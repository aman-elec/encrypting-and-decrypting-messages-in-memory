==> flow/design.v <==
module ksa(input logic clk, input logic rst_n,
           input logic en, output logic rdy,
           input logic [23:0] key,
           output logic [7:0] addr, input logic [7:0] rddata, output logic [7:0] wrdata, output logic wren);
logic [4:0] state;
logic [8:0] i;
logic load_i;
logic [7:0] j;
logic load_j;
logic [7:0] store_i;
logic load_store_i;
logic [7:0] store_j;
logic load_store_j;
    counter_i_ksa ci_ksa(clk, en, i, load_i);
    counter_j_ksa cj_ksa(clk, en, j, load_j, rddata, key, i);
    register_store_i st_i(clk, en, rddata, store_i, load_store_i);
    register_store_j st_j(clk, en, rddata, store_j, load_store_j);
    statemachine_mooremachine_ksa mooremachine_ksa(clk, en, state, i);
    statemachine_combinational_ksa combinational_ksa(state, rdy, key, addr, rddata, wrdata, wren,
                                                    i, j, store_i, store_j, load_i, load_j,
                                                    load_store_i, load_store_j);
endmodule: ksa
module counter_i_ksa(input logic clk, input logic en,              
            output logic [8:0] i, input logic load_i);
            always_ff @(posedge clk) begin
            if (en == 1'b0)
                i <= 9'b000000000;
            else if (load_i == 1'b1)
                i <= i + 9'b000000001;
            else
                i <= i;
        end
endmodule
module counter_j_ksa(input logic clk, input logic en,              
            output logic [7:0] j, input logic load_j,
            input logic [7:0] rddata, input logic [23:0] key, input logic [8:0] i);
            always_ff @(posedge clk) begin
            if (en == 1'b0)
                j <= 8'b00000000;
            else if ((load_j == 1'b1) && (i % 3 == 0))
                j <= ((j + rddata + key[23:16]) % 256);
            else if ((load_j == 1'b1) && (i % 3 == 1))
                j <= ((j + rddata + key[15:8]) % 256);
            else if ((load_j == 1'b1) && (i % 3 == 2))
                j <= ((j + rddata + key[7:0]) % 256);
            else
                j <= j;
        end
endmodule
module register_store_i(input logic clk, input logic en, 
                        input logic [7:0] rddata,
                        output logic [7:0] store_i, input logic load_store_i);
            always_ff @(posedge clk) begin
            if (en == 1'b0)
                store_i <= 8'b00000000;
            else if (load_store_i == 1'b1)
                store_i <= rddata;
            else
                store_i <= store_i;
        end
endmodule
module register_store_j(input logic clk, input logic en, 
                        input logic [7:0] rddata,
                        output logic [7:0] store_j, input logic load_store_j);
            always_ff @(posedge clk) begin
            if (en == 1'b0)
                store_j <= 8'b00000000;
            else if (load_store_j == 1'b1)
                store_j <= rddata;
            else
                store_j <= store_j;
        end
endmodule
module statemachine_mooremachine_ksa(input logic clk,
                                     input logic en, output logic [4:0] state,
                                     input logic [8:0] i);
    logic [4:0] present_state;  
    always @(posedge clk) begin
        if (en == 1'b0) begin  
            present_state = 5'b00000;
        end else begin
            case(present_state)
                5'b00000: present_state = 5'b00001;
                5'b00001: if (i == 9'b100000000)
                    present_state = 5'b01100;
                    else begin
                        if (i % 3 == 0)
                        present_state = 5'b00010;
                        else if (i % 3 == 1)
                        present_state = 5'b00011;
                        else if (i % 3 == 2)
                        present_state = 5'b00100;
                        else
                        present_state = 4'bxxxx;
                    end
                5'b00010: present_state = 5'b00101;
                5'b00011: present_state = 5'b00101;
                5'b00100: present_state = 5'b00101;
                5'b00101: present_state = 5'b00110;
                5'b00110: present_state = 5'b01101;
                5'b01101: present_state = 5'b10000;
                5'b10000: present_state = 5'b00111;
                5'b00111: present_state = 5'b01000;
                5'b01000: present_state = 5'b01001;
                5'b01001: present_state = 5'b01010;
                5'b01010: present_state = 5'b01110;
                5'b01110: present_state = 5'b01011;
                5'b01011: present_state = 5'b01111;
                5'b01111: present_state = 5'b00001;
                5'b01100: present_state = 5'b01100;
                default: present_state = 4'bxxxx;
            endcase           
        end
        state = present_state;  
    end
endmodule
module statemachine_combinational_ksa (input logic [4:0] state, output logic rdy, input logic [23:0] key,
                                        output logic [7:0] addr, input logic [7:0] rddata,
                                        output logic [7:0] wrdata, output logic wren,
                                        input logic [8:0] i, input logic [7:0] j,
                                        input logic [7:0] store_i, input logic [7:0] store_j,
                                        output logic load_i, output logic load_j,
                                        output logic load_store_i, output logic load_store_j);
    always @(state or key or rddata or i or j or store_i or store_j) begin
            case(state)
            5'b00000: begin
                load_i =   1'b0;             
                load_j =   1'b0;
                addr =     8'b00000000;
                wrdata =   8'b00000000;
                load_store_i = 1'b0;
                load_store_j = 1'b0;
                wren =     1'b0;
                rdy =      1'b0;           
            end
            5'b00001: begin
                load_i =   1'b0;
                load_j =   1'b0;
                addr =     i[7:0];
                wrdata =   8'b00000000;  
                load_store_i = 1'b0;
                load_store_j = 1'b0;
                wren =     1'b0;
                rdy =      1'b0;           
            end
            5'b00010: begin
                load_i =   1'b0;
                load_j =   1'b1;
                addr =     i[7:0];
                wrdata =   8'b00000000;  
                load_store_i = 1'b1;
                load_store_j = 1'b0;
                wren =     1'b0;
                rdy =      1'b0;           
            end
            5'b00011: begin
                load_i =   1'b0;
                load_j =   1'b1;
                addr =     i[7:0];
                wrdata =   8'b00000000;  
                load_store_i = 1'b1;
                load_store_j = 1'b0;
                wren =     1'b0;
                rdy =      1'b0;           
            end
            5'b00100: begin
                load_i =   1'b0;
                load_j =   1'b1;
                addr =     i[7:0];
                wrdata =   8'b00000000;  
                load_store_i = 1'b1;                     
                load_store_j = 1'b0;
                wren =     1'b0;
                rdy =      1'b0;           
            end
            5'b00101: begin
                load_i =   1'b0;
                load_j =   1'b0;
                addr =     i[7:0];
                wrdata =   8'b00000000;   
                load_store_i = 1'b0;
                load_store_j = 1'b0;
                wren =     1'b0;
                rdy =      1'b0;           
            end
            5'b00110: begin
                load_i =   1'b0;
                load_j =   1'b0;
                addr =     j;
                wrdata =   8'b00000000;  
                load_store_i = 1'b0;
                load_store_j = 1'b0;
                wren =     1'b0;
                rdy =      1'b0;           
            end
            5'b01101: begin  
                load_i =   1'b0;
                load_j =   1'b0;
                addr =     j;
                wrdata =   8'b00000000;  
                load_store_i = 1'b0;
                load_store_j = 1'b0;
                wren =     1'b0;
                rdy =      1'b0;           
            end
            5'b10000: begin  
                load_i =   1'b0;
                load_j =   1'b0;
                addr =     j;
                wrdata =   8'b00000000;  
                load_store_i = 1'b0;
                load_store_j = 1'b0;
                wren =     1'b0;
                rdy =      1'b0;           
            end
            5'b00111: begin
                load_i =   1'b0;
                load_j =   1'b0;
                addr =     j;
                wrdata =   store_i;      
                load_store_i = 1'b0;
                load_store_j = 1'b1;     
                wren =     1'b0;
                rdy =      1'b0;           
            end
            5'b01000: begin
                load_i =   1'b0;
                load_j =   1'b0;
                addr =     j;
                wrdata =   store_i;       
                load_store_i = 1'b0;
                load_store_j = 1'b0;     
                wren =     1'b1;         
                rdy =      1'b0;           
            end
            5'b01001: begin
                load_i =   1'b0;
                load_j =   1'b0;
                addr =     i[7:0];
                wrdata =   store_j;      
                load_store_i = 1'b0;
                load_store_j = 1'b0;
                wren =     1'b0;
                rdy =      1'b0;           
            end
            5'b01010: begin
                load_i =   1'b0;
                load_j =   1'b0;
                addr =     i[7:0];
                wrdata =   store_j;       
                load_store_i = 1'b0;
                load_store_j = 1'b0;
                wren =     1'b1;         
                rdy =      1'b0;           
            end
            5'b01110: begin
                load_i =   1'b1;
                load_j =   1'b0;
                addr =     i[7:0];
                wrdata =   store_j;       
                load_store_i = 1'b0;
                load_store_j = 1'b0;
                wren =     1'b0;
                rdy =      1'b0;           
            end
            5'b01011: begin            
                load_i =   1'b0;
                load_j =   1'b0;
                addr =     i[7:0];
                wrdata =   store_j;       
                load_store_i = 1'b0;
                load_store_j = 1'b0;
                wren =     1'b0;
                rdy =      1'b0;           
            end
            5'b01111: begin            
                load_i =   1'b0;
                load_j =   1'b0;
                addr =     i[7:0];
                wrdata =   store_j;       
                load_store_i = 1'b0;
                load_store_j = 1'b0;
                wren =     1'b0;
                rdy =      1'b0;           
            end
            5'b01100: begin
                load_i =   1'b0;
                load_j =   1'b0;
                addr =     8'b00000000;
                wrdata =   8'b00000000;
                load_store_i = 1'b0;
                load_store_j = 1'b0;
                wren =     1'b0;
                rdy =      1'b1;           
            end
            default: begin
                load_i =   1'bx;
                load_j =   1'bx;
                addr =     8'bxxxxxxxx;
                wrdata =   8'bxxxxxxxx;
                load_store_i = 1'bx;
                load_store_j = 1'bx;
                wren =     1'bx;
                rdy =      1'bx;           
            end
            endcase
    end
endmodule
# Tool chain data of ksa
# Tool output for the design above, in the order of the flow.
# Line numbers count from 1 in the design file above.
# Operators carry their Yosys type and port widths (W data, S select, Z words).
# Cell names lack the library's common part.
inputs:
  top_module: "ksa"
  clk_port: "clk"
  library: "sky130hd"
  corner: "tt_025C_1v80"

# Word level
# Counts by Yosys on the flattened word-level netlist (proc, flatten, opt, wreduce; memories kept). Register bits leave out memories and registers merged into their read ports (data or address). Print and check cells are left out. Cells with the same type and inputs are merged into one.
bits:
  out_inout_bits: 18
  register_bits: 38
  wordCells: 65
  in_bits: 35
op_classes:
  add_sub_neg: 5
  reduce_logical: 20
  n_eq: 19
  n_mux: 15
  n_div: 1
op_table:
  columns: ["cell", "count"]
  rows:
  - ["$pmux W5 S14", 1]
  - ["$mod A9 B2 Y32 const B", 1]
  - ["$reduce_or A16 Y1", 3]
  - ["$pmux W8 S3", 2]
  - ["$eq A5 B4 Y1 const B", 8]
  - ["$eq A32 B1 Y1 const B", 1]
  - ["$eq A32 B2 Y1 const B", 1]
  - ["$logic_not A32 Y1", 1]
  - ["$add A8 B8 Y8", 4]
  - ["$mux W8", 3]
  - ["$reduce_or A10 Y1", 2]
  - ["$eq A5 B3 Y1 const B", 4]
  - ["$reduce_or A15 Y1", 1]
  - ["$mux W5", 3]
  - ["$reduce_or A14 Y1", 1]
  - ["$eq A5 B2 Y1 const B", 2]
  - ["$reduce_or A5 Y1", 2]
  - ["$pmux W1 S2", 5]
  - ["$add A9 B1 Y9 const B", 1]
  - ["$eq A9 B9 Y1 const B", 1]
  - ["$reduce_or A2 Y1", 4]
  - ["$eq A5 B1 Y1 const B", 1]
  - ["$eq A5 B5 Y1 const B", 1]
  - ["$logic_not A5 Y1", 1]
  - ["$mux W4", 1]
  - ["$logic_and A1 B1 Y1", 3]
  - ["$reduce_bool A3 Y1", 1]
  - ["$reduce_or A3 Y1", 1]

# Logic depth
# Depth = most cells in a row (Yosys ltp): at word level without a register or memory, in the mapped netlist without a sequential cell, where the memories' decode and read muxes count.
logic_depth:
  word_depth: 7
  ABC_AREA: 0
  ltp_mapped: 38
  depth_no_buf: 33

# After synthesis
# Yosys stat after the flow's synthesis: flattened, memories mapped to cells. It holds for the ABC_AREA given above (unset counts as 0); a run with the other value may have another netlist.
synth_totals:
  cell_count: 496
  mapped_area_um2: 4035.1
  n_buf: 27
  ffs: 50
  seq_area_um2: 1001.0
by_type:
  columns: ["cell", "count", "area_total_um2"]
  rows:
  - ["dfxtp_1", 50, 1000.96]
  - ["mux2i_1", 32, 320.307]
  - ["ha_1", 20, 250.24]
  - ["nor2_1", 57, 213.955]
  - ["xnor2_1", 19, 166.41]
  - ["nand2_1", 38, 142.637]
  - ["o21ai_0", 23, 115.11]
  - ["a21oi_1", 21, 105.101]
  - ["and2_1", 16, 100.096]
  - ["a22o_1", 10, 87.584]
  - ["xor2_1", 9, 78.826]
  - ["nor3_1", 15, 75.072]
  - ["clkbuf_1", 17, 63.811]
  - ["nand2b_1", 10, 62.56]
  - ["inv_1", 15, 56.304]
  - ["a21o_1", 7, 52.55]
  - ["nand3b_1", 6, 45.043]
  - ["and3_1", 7, 43.792]
# Not listed: further types 65, cells in them 124.
# By module: a second synthesis without flattening, with its own total; a netlist apart from the flattened one above.
hier_totals:
  cells_unflattened: 630
  area_unflattened_um2: 4879.7
# Each row is one instance without its submodules.
modules:
  columns: ["mod", "instances", "mod_area_um2", "mod_seq_area_um2", "cells"]
  rows:
  - ["counter_j_ksa", 1, 2054.5, 160.2, 273]
  - ["statemachine_mooremachine_ksa", 1, 1311.3, 100.1, 183]
  - ["statemachine_combinational_ksa", 1, 504.2, 0.0, 83]
  - ["counter_i_ksa", 1, 406.6, 180.2, 41]
  - ["register_store_i", 1, 301.5, 160.2, 25]
  - ["register_store_j", 1, 301.5, 160.2, 25]
  - ["ksa", 1, 0.0, 0.0, 0]

# Worst setup path after synthesis
# Path of least setup slack by OpenSTA after synthesis, without wires, with an ideal clock, recovery checks aside; 20% of the period is set as input and as output delay. Where synthesis merged equal registers, the netlist keeps one of their names.
synth_path:
  path_type: "register -> register"
  startpoint: "register ci_ksa.i[7]"
  endpoint: "register cj_ksa.j[7]"
  setup_time_ns: 0.120
  driving_pins: 37
  delay_ns: 7.789
  path_buffers: 4
  slack_ns: 2.911
  arrival_time_ns: 7.669
  launch_ns: 0.000
  t_required_ns: 10.580
  clock_period_ns: 10.7
  synth_period_reached_ns: 7.789
# "delay_ns" is the arrival time less input delay plus setup time.
# "driving_pins": output pins that drive a net of the path, with the launching flip-flop's if there is one; two outputs of one cell count as two.
# "synth_period_reached_ns" = period - worst setup slack (recovery checks aside). The figure is calculated, with input and output delays left at 20% of the set period.
# The rows between start and end are the longest chain of elaborated cells between them; the timing report does not say that the signal goes this way. Where chains are equally long, one stands for them.
# Each line given opens the expression or statement behind the cell; cells for indexed reads and writes are added by Yosys, which also makes memories of some case tables.
# A register here has more assigning lines than the two given.
synth_between:
  cell_sequence: "dfxtp_1 buf_2 buf_1 clkbuf_1 ha_1 clkbuf_2 nand3b_1 o21ba_2 and3_1 a2111oi_0 a31o_2 mux2i_1 ha_1 a221oi_1 a32oi_1 a311oi_4 xnor2_1 ha_1 or2_2 nand3b_1 o32ai_1 o21ba_4 nor2_4 mux2_4 mux2_2 ha_1 a21o_1 a21o_1 a21o_1 a21oi_1 o21bai_1 a21oi_1 xor2_1 nand2_1 a211oi_1 a31o_1 nor3_1"
  elab_chain_len: 6
  cells_between: 11
  cone_classes: "1 x div; 2 x eq/ne; 3 x mux; 5 x reduce/logical"
synth_rtl:
  columns: ["element", "line_no", "source"]
  rows:
  - ["start: declaration", 24, "output logic [8:0] i, input logic load_i);"]
  - ["start: assignment", 29, "i <= i + 9'b000000001;"]
  - ["start: assignment", 31, "i <= i;"]
  - ["$mod A9 B2 Y32", 44, "else if ((load_j == 1'b1) && (i % 3 == 2))"]
  - ["$eq A32 B2 Y1", 44, null]
  - ["$logic_and A1 B1 Y1", 44, null]
  - ["$mux W8", 44, null]
  - ["$mux W8", 42, "else if ((load_j == 1'b1) && (i % 3 == 1))"]
  - ["$mux W8", 40, "else if ((load_j == 1'b1) && (i % 3 == 0))"]
  - ["end: assignment", 41, "j <= ((j + rddata + key[23:16]) % 256);"]
  - ["end: assignment", 43, "j <= ((j + rddata + key[15:8]) % 256);"]
  - ["end: declaration", 35, "output logic [7:0] j, input logic load_j,"]

# Path in the finished layout
# Path of least setup slack in the final report of run 2 (OpenROAD, finished layout, wires in). Where an end is a register, its clock arrival counts in the times.
layout_path:
  path_type: "register -> register"
  startpoint: "register ci_ksa.i[7]"
  endpoint: "register cj_ksa.j[7]"
  driving_pins: 32
  t_required_ns: 12.40
  launch_ns: 0.30
  arrival_time_ns: 9.68
  slack_ns: 2.73
  setup_time_ns: 0.10
  clock_period_ns: 12.2
  path_buffers: 0
# The rows between start and end are the longest chain of elaborated cells between them; the timing report does not say that the signal goes this way. Where chains are equally long, one stands for them.
# A register here has more assigning lines than the two given.
layout_between:
  cell_sequence: "dfxtp_1 ha_1 nor4bb_1 a211o_1 a21oi_2 a2111oi_0 a31o_2 mux2i_1 ha_1 a221oi_1 a32oi_1 a311oi_4 xnor2_1 ha_1 or2_2 nand3b_1 o32a_1 o21a_1 nor2_1 mux2_2 ha_1 a21o_1 a21o_1 a21o_1 a21oi_1 o21bai_1 a21oi_1 xor2_1 nand2_1 a211oi_1 a31o_1 nor3_1"
  elab_chain_len: 6
  cells_between: 11
  cone_classes: "1 x div; 2 x eq/ne; 3 x mux; 5 x reduce/logical"
layout_rtl:
  columns: ["element", "line_no", "source"]
  rows:
  - ["start: declaration", 24, "output logic [8:0] i, input logic load_i);"]
  - ["start: assignment", 29, "i <= i + 9'b000000001;"]
  - ["start: assignment", 31, "i <= i;"]
  - ["$mod A9 B2 Y32", 44, "else if ((load_j == 1'b1) && (i % 3 == 2))"]
  - ["$eq A32 B2 Y1", 44, null]
  - ["$logic_and A1 B1 Y1", 44, null]
  - ["$mux W8", 44, null]
  - ["$mux W8", 42, "else if ((load_j == 1'b1) && (i % 3 == 1))"]
  - ["$mux W8", 40, "else if ((load_j == 1'b1) && (i % 3 == 0))"]
  - ["end: assignment", 41, "j <= ((j + rddata + key[23:16]) % 256);"]
  - ["end: assignment", 43, "j <= ((j + rddata + key[15:8]) % 256);"]
  - ["end: declaration", 35, "output logic [7:0] j, input logic load_j,"]

# Stored flow runs of ksa (2 of them; Yosys, OpenROAD, sky130hd). They differ in their settings and are not a sequence. Constraints: input delay and output delay 20% of the set period each, output load 0.01 pF.
# "clock_period_reached_ns" is the run's clock period less its worst setup slack. It is reckoned from that one timing run; input and output delays stay at 20% of the period that was set.
# "worstPathTime_ns" is the time allowed to the run's worst setup path (the clock period less input and output delay, where it has them) less its slack. Clock arrival times count: a late capture clock shortens it, a late launch clock lengthens it.
# By "totalPower_uw" is meant OpenSTA's value without simulated activity: inputs other than the clock are taken to toggle once in ten clock periods, and the tool carries that through the logic.
runs:
  - name: "run 1"
    settings:
      period_ns: 13.0
      CORE_UTILIZATION: 69
      SETUP_SLACK_MARGIN: 2.05
      PLACE_DENSITY_LB_ADDON: 0.04
      CORE_MARGIN: 5
      CELL_PAD_IN_SITES_DETAIL_PLACEMENT: 2
      TNS_END_PERCENT: 40
      CTS_CLUSTER_SIZE: 86
      CTS_CLUSTER_DIAMETER: 373
      SLEW_MARGIN: 10
      MIN_ROUTING_LAYER: "met2"
      MAX_ROUTING_LAYER: "met5"
      CAP_MARGIN: 20
    outcome: "not finished: placement ended with a tool error"
  - name: "run 2"
    settings:
      period_ns: 12.2
      CORE_UTILIZATION: 45
      PLACE_DENSITY_LB_ADDON: 0.28
      CELL_PAD_IN_SITES_GLOBAL_PLACEMENT: 0
      TNS_END_PERCENT: 75
      GPL_TIMING_DRIVEN: 1
      CTS_CLUSTER_DIAMETER: 230
      MIN_ROUTING_LAYER: "met2"
      MAX_ROUTING_LAYER: "met5"
      CAP_MARGIN: 20
      CORE_MARGIN: 2
      SLEW_MARGIN: 20
    results:
      holdWs_ns: 0.465
      worst_setup_slack_ns: 2.727
      totalPower_uw: 550.1
      timing.setup.tns_ns: 0.000
      design.die.area_um2: 9740.7
      worstPathTime_ns: 9.47
      worst_path_kind: "register -> register"
      final_util_pct: 53.7
      clock_period_reached_ns: 9.473
      yosys.chip_area_um2: 4035.1
