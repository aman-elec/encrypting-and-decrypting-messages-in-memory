==> flow/design.v <==
module init(input logic clk, input logic rst_n,
            input logic en, output logic rdy,
            output logic [7:0] addr, output logic [7:0] wrdata, output logic wren);
logic [1:0] state;  
logic [7:0] i;
logic load;         
    counter c(clk, rst_n, i, load);
    statemachine_mooremachine mooremachine(clk, state, i, en);
    statemachine_combinational combinational(state, load,
                                            rdy,
                                            addr, wrdata, wren, i);
endmodule: init
module counter(input logic clk, input logic rst_n,              
            output logic [7:0] i, input logic load);
            always_ff @(posedge clk) begin
            if (rst_n == 1'b1)
                i <= 8'b00000000;
            else if (load == 1'b1)
                i <= i + 8'b00000001;
            else
                i <= i;
        end
endmodule
module statemachine_mooremachine(input logic clk,
                                output logic [1:0] state, input logic [7:0] i,
                                input logic en);
    logic [1:0] present_state;  
    always @(posedge clk) begin
        if (en == 1'b0) begin  
            present_state = 2'b00;
        end else begin
            case(present_state)
                2'b00: present_state = 2'b01;
                2'b01: present_state = 2'b10;
                2'b10: if (i == 8'b11111111) begin
                    present_state = 2'b11;  
                    end
                    else begin
                    present_state = 2'b10;  
                    end
                2'b11: present_state = 2'b11;
                default: present_state = 2'bxx;
            endcase           
        end
        state = present_state;  
    end
endmodule
module statemachine_combinational(input logic [1:0] state, output logic load,
                                output logic rdy,
                                output logic [7:0] addr, output logic [7:0] wrdata, output logic wren,
                                input logic [7:0] i);
    always @(state or i) begin
        case(state)
        2'b00: begin
            load = 1'b0;             
            addr = 8'b00000000;
            wrdata = 8'b00000000;
            wren = 1'b0;
            rdy = 1'b0;           
        end
        2'b01: begin
            load = 1'b1;             
            addr = i;
            wrdata = i;
            wren = 1'b1;
            rdy = 1'b0;     
        end        
        2'b10: begin
            load = 1'b1;
            addr = i;
            wrdata = i;
            wren = 1'b1;
            rdy = 1'b0;     
        end     
        2'b11: begin
            load = 1'b0;
            addr = 8'b00000000;
            wrdata = 8'b00000000;
            wren = 1'b0;
            rdy = 1'b1;      
        end
        default: begin
            load = 1'bx; 
            addr = 8'bxxxxxxxx;
            wrdata = 8'bxxxxxxxx;
            wren = 1'bx;
            rdy = 1'bx;  
        end
        endcase   
    end
endmodule
## From RTL to reports: init

What the tools print for init, step after step.
Line numbers count from 1 in the design file above.
Library cell names are shortened.
A cell with -- has no value.

| design | value |
|---|---|
| top module | init |
| clock input | clk |
| library | sky130hd |
| library corner | tt_025C_1v80 |

## Word-level counts

Source: Yosys, flattened and elaborated, memories not mapped. Widths are those after wreduce; folded enables and synchronous resets count as part of the registers. Registers that Yosys merges into a memory's read port (data or address) are not register bits. Print and check cells do not count. Equal cells are merged and count once.

| word-level totals | value |
|---|---|
| bits in registers | 10 |
| word-level cells | 16 |

| cells by class | value |
|---|---|
| $add $sub $neg | 1 |
| eq/ne operators | 4 |
| muxes and demuxes | 5 |
| reduce/logical cells | 4 |

Operator list:

| kind | number |
|---|---|
| parallel mux 8 bit (select 2 bit) | 1 |
| adder 8 x 1 -> 8 bit with constant B | 1 |
| == test 8 bit with constant B | 1 |
| parallel mux 2 bit (select 4 bit) | 1 |
| == test 2 bit with constant B | 2 |
| OR reduction 2 bit | 2 |
| parallel mux 1 bit (select 2 bit) | 2 |
| OR reduction 3 bit | 1 |
| == test 2 x 1 -> 1 bit with constant B | 1 |
| zero test 2 bit | 1 |
| 2-to-1 mux 1 bit | 1 |

## Depth

Yosys ltp: most cells in a row. Word level: on the elaborated netlist, between registers, memories and ports. Mapped: between sequential cells and ports; inverters and the memories' decode and read muxes count.

| logic depth | value |
|---|---|
| depth after elaboration | 3 |
| ABC_AREA | 0 |
| depth in mapped cells | 4 |
| depth with buffers taken out | 4 |

## Mapped cells and area

Yosys stat after the flow's synthesis: flattened, memories mapped to cells. It holds for the ABC_AREA given above (unset counts as 0); a run with the other value may have another netlist.

| mapped netlist | value |
|---|---|
| standard cells after synthesis | 69 |
| cell area after synthesis | 579.3 µm² |
| flip-flop cells | 12 |
| buffers | 9 |

Cell types:

| cell type | number | area in all (µm²) |
|---|---|---|
| dfxtp_1 | 12 | 240.23 |
| buf_4 | 8 | 60.058 |
| and2_1 | 7 | 43.792 |
| a21oi_1 | 6 | 30.029 |
| o21ai_0 | 6 | 30.029 |
| or3_1 | 4 | 25.024 |
| nand2_1 | 5 | 18.768 |
| xnor2_1 | 2 | 17.517 |
| nor2_1 | 4 | 15.014 |
| o31ai_1 | 2 | 15.014 |
| ha_1 | 1 | 12.512 |
| inv_1 | 3 | 11.261 |
| nand4bb_1 | 1 | 11.261 |
| or3b_4 | 1 | 11.261 |
| nand3_1 | 2 | 10.01 |
| nor3_1 | 2 | 10.01 |
| or4_1 | 1 | 7.507 |
| nand4_1 | 1 | 6.256 |
| buf_1 | 1 | 3.754 |

The figures by module come from a second, unflattened synthesis with its own total; it is not the netlist above.

| unflattened totals | value |
|---|---|
| cells (unflattened synthesis) | 64 |
| area total of the unflattened synthesis | 550.5 µm² |

Each row is one instance without its submodules.

By module:

| module | times used | cells | area (µm²) |
|---|---|---|---|
| counter | 1 | 37 | 339.1 |
| statemachine_combinational | 1 | 18 | 130.1 |
| statemachine_mooremachine | 1 | 9 | 81.3 |
| init | 1 | 0 | 0.0 |

## Worst setup path after synthesis

Path of least setup slack by OpenSTA after synthesis, without wires, with an ideal clock, recovery checks aside; 20% of the period is set as input and as output delay. Where synthesis merged equal registers, the netlist keeps one of their names.

| timing path post-synthesis | value |
|---|---|
| path type | register to output |
| start point | register mooremachine.state |
| end point | output wrdata[0] |
| period | 1.89 ns |
| launch time at the first pin | 0.000 ns |
| data arrival time | 1.168 ns |
| required time | 1.512 ns |
| setup slack | 0.344 ns |
| delay of the path | 1.168 ns |
| stages on the path | 4 |
| synthesis period reached | 1.546 ns |

"delay of the path" is the arrival time less input delay plus setup time.
At an output port there is no setup time.
"stages on the path" counts driving pins, that of a launching flip-flop among them; a cell with two outputs on the path counts twice.
"synthesis period reached" is the clock period less the worst setup slack; recovery checks do not enter. This is arithmetic on one report: input and output delays are still those of the set period (20% each).
Where an end lacks its bit number, it is one bit of the signal, or one of the new flip-flops if synthesis recoded a state register.
The rows between start and end are the longest chain of elaborated cells between them; the timing report does not say that the signal goes this way. Where chains are equally long, one stands for them.
Each line given opens the expression or statement behind the cell; cells for indexed reads and writes are added by Yosys, which also makes memories of some case tables.

| between the ends, post-synthesis | value |
|---|---|
| path through | dfxtp_1 nor2_1 and2_1 buf_4 |
| cells in the longest elaborated chain | 3 |

Ends and longest elaborated chain, post-synthesis:

| element | RTL line | text |
|---|---|---|
| from (decl) | 25 | `output logic [1:0] state, input logic [7:0] i,` |
| from (assign) | 45 | `state = present_state;` |
| zero test 2 bit | 53 | `case(state)` |
| OR reduction 2 bit | -- |  |
| parallel mux 8 bit (select 2 bit) | 53 |  |
| to (decl) | 3 | `output logic [7:0] addr, output logic [7:0] wrdata, output logic wren);` |

## Worst path after layout

From the final timing report of job 2: the path of least setup slack in the routed layout; clock arrival at registers is part of the times.

| timing path after layout | value |
|---|---|
| path type | register to output |
| start point | register mooremachine.state |
| end point | output addr[5] |
| period | 2.16 ns |
| launch time at the first pin | 0.27 ns |
| data arrival time | 1.30 ns |
| required time | 1.73 ns |
| setup slack | 0.42 ns |
| stages on the path | 5 |

Where an end lacks its bit number, it is one bit of the signal, or one of the new flip-flops if synthesis recoded a state register.
The rows between start and end are the longest chain of elaborated cells between them; the timing report does not say that the signal goes this way. Where chains are equally long, one stands for them.

| between the ends, after layout | value |
|---|---|
| path through | dfxtp_4 nor2_4 buf_4 and2_1 dlygate4sd2_1 |
| cells in the longest elaborated chain | 3 |

Ends and longest elaborated chain, after layout:

| element | RTL line | text |
|---|---|---|
| from (decl) | 25 | `output logic [1:0] state, input logic [7:0] i,` |
| from (assign) | 45 | `state = present_state;` |
| zero test 2 bit | 53 | `case(state)` |
| OR reduction 2 bit | -- |  |
| parallel mux 8 bit (select 2 bit) | 53 |  |
| to (decl) | 3 | `output logic [7:0] addr, output logic [7:0] wrdata, output logic wren);` |

Lab notebook: init

Settings and measured results of 2 stored flow runs for module init (sky130hd), not sorted in any way. The constraints put input and output delay at 20% of the set period each and load the outputs with 0.01 pF.
"critical path time" is the time allowed to the run's worst setup path (the clock period less input and output delay, where it has them) less its slack. Clock arrival times count: a late capture clock shortens it, a late launch clock lengthens it.
"total power after layout" is the tool's figure for a default switching activity; nothing was simulated.

## Job 1

==> flow/run.sh <==
#!/bin/bash
# the make line also repeats the synthesis and layout settings of config.mk as NAME=value (left out here)
make -C /OpenROAD-flow-scripts/flow DESIGN_CONFIG=/design/flow/config.mk WORK_HOME=/design/flow/orfs CLKGATE_MAP_FILE= finish
==> flow/config.mk <==
export PLATFORM = sky130hd
export DESIGN_NAME = init
export DESIGN_NICKNAME = init
export VERILOG_FILES = /design/flow/design.v
export SDC_FILE = /design/flow/constraint.sdc
export NUM_CORES = 4
export LEC_CHECK = 0
export ABC_AREA = 0
export CAP_MARGIN = 35
export CELL_PAD_IN_SITES_DETAIL_PLACEMENT = 1
export CORE_ASPECT_RATIO = 1.9
export CORE_MARGIN = 2
export CORE_UTILIZATION = 62
export GPL_ROUTABILITY_DRIVEN = 0
export MIN_ROUTING_LAYER = met2
export PLACE_DENSITY = 0.81
export SLEW_MARGIN = 0
==> flow/constraint.sdc <==
create_clock -name core_clock -period 1.66 [get_ports {clk}]
set_input_delay 0.3320 -clock core_clock [delete_from_list [all_inputs] [get_ports {clk}]]
set_output_delay 0.3320 -clock core_clock [all_outputs]
set_load 0.01 [all_outputs]

Job 1: stopped before the end: floorplanning reported PDN-0185

## Job 2

==> flow/run.sh <==
#!/bin/bash
# the make line also repeats the synthesis and layout settings of config.mk as NAME=value (left out here)
make -C /OpenROAD-flow-scripts/flow DESIGN_CONFIG=/design/flow/config.mk WORK_HOME=/design/flow/orfs CLKGATE_MAP_FILE= finish
==> flow/config.mk <==
export PLATFORM = sky130hd
export DESIGN_NAME = init
export DESIGN_NICKNAME = init
export VERILOG_FILES = /design/flow/design.v
export SDC_FILE = /design/flow/constraint.sdc
export NUM_CORES = 4
export LEC_CHECK = 0
export CAP_MARGIN = 35
export CORE_ASPECT_RATIO = 0.92
export CORE_MARGIN = 2
export CORE_UTILIZATION = 43
export CTS_CLUSTER_DIAMETER = 132
export GPL_ROUTABILITY_DRIVEN = 1
export GPL_TIMING_DRIVEN = 1
export PLACE_DENSITY_LB_ADDON = 0.05
export SETUP_SLACK_MARGIN = 0.42
export SLEW_MARGIN = 35
==> flow/constraint.sdc <==
create_clock -name core_clock -period 2.16 [get_ports {clk}]
set_input_delay 0.4320 -clock core_clock [delete_from_list [all_inputs] [get_ports {clk}]]
set_output_delay 0.4320 -clock core_clock [all_outputs]
set_load 0.01 [all_outputs]

| result of job 2 | value |
|---|---|
| worst hold slack after layout | 0.441 ns |
| netlist area reported by Yosys | 579.3 µm² |
| lowest setup slack | 0.424 ns |
| die area | 1657.0 µm² |
| standard-cell area after layout | 833.3 µm² |
| post-layout utilization | 67.7 % |
| total power after layout | 0.4571 mW |
| critical path time | 1.30 ns |
| worst setup path type | register to output |
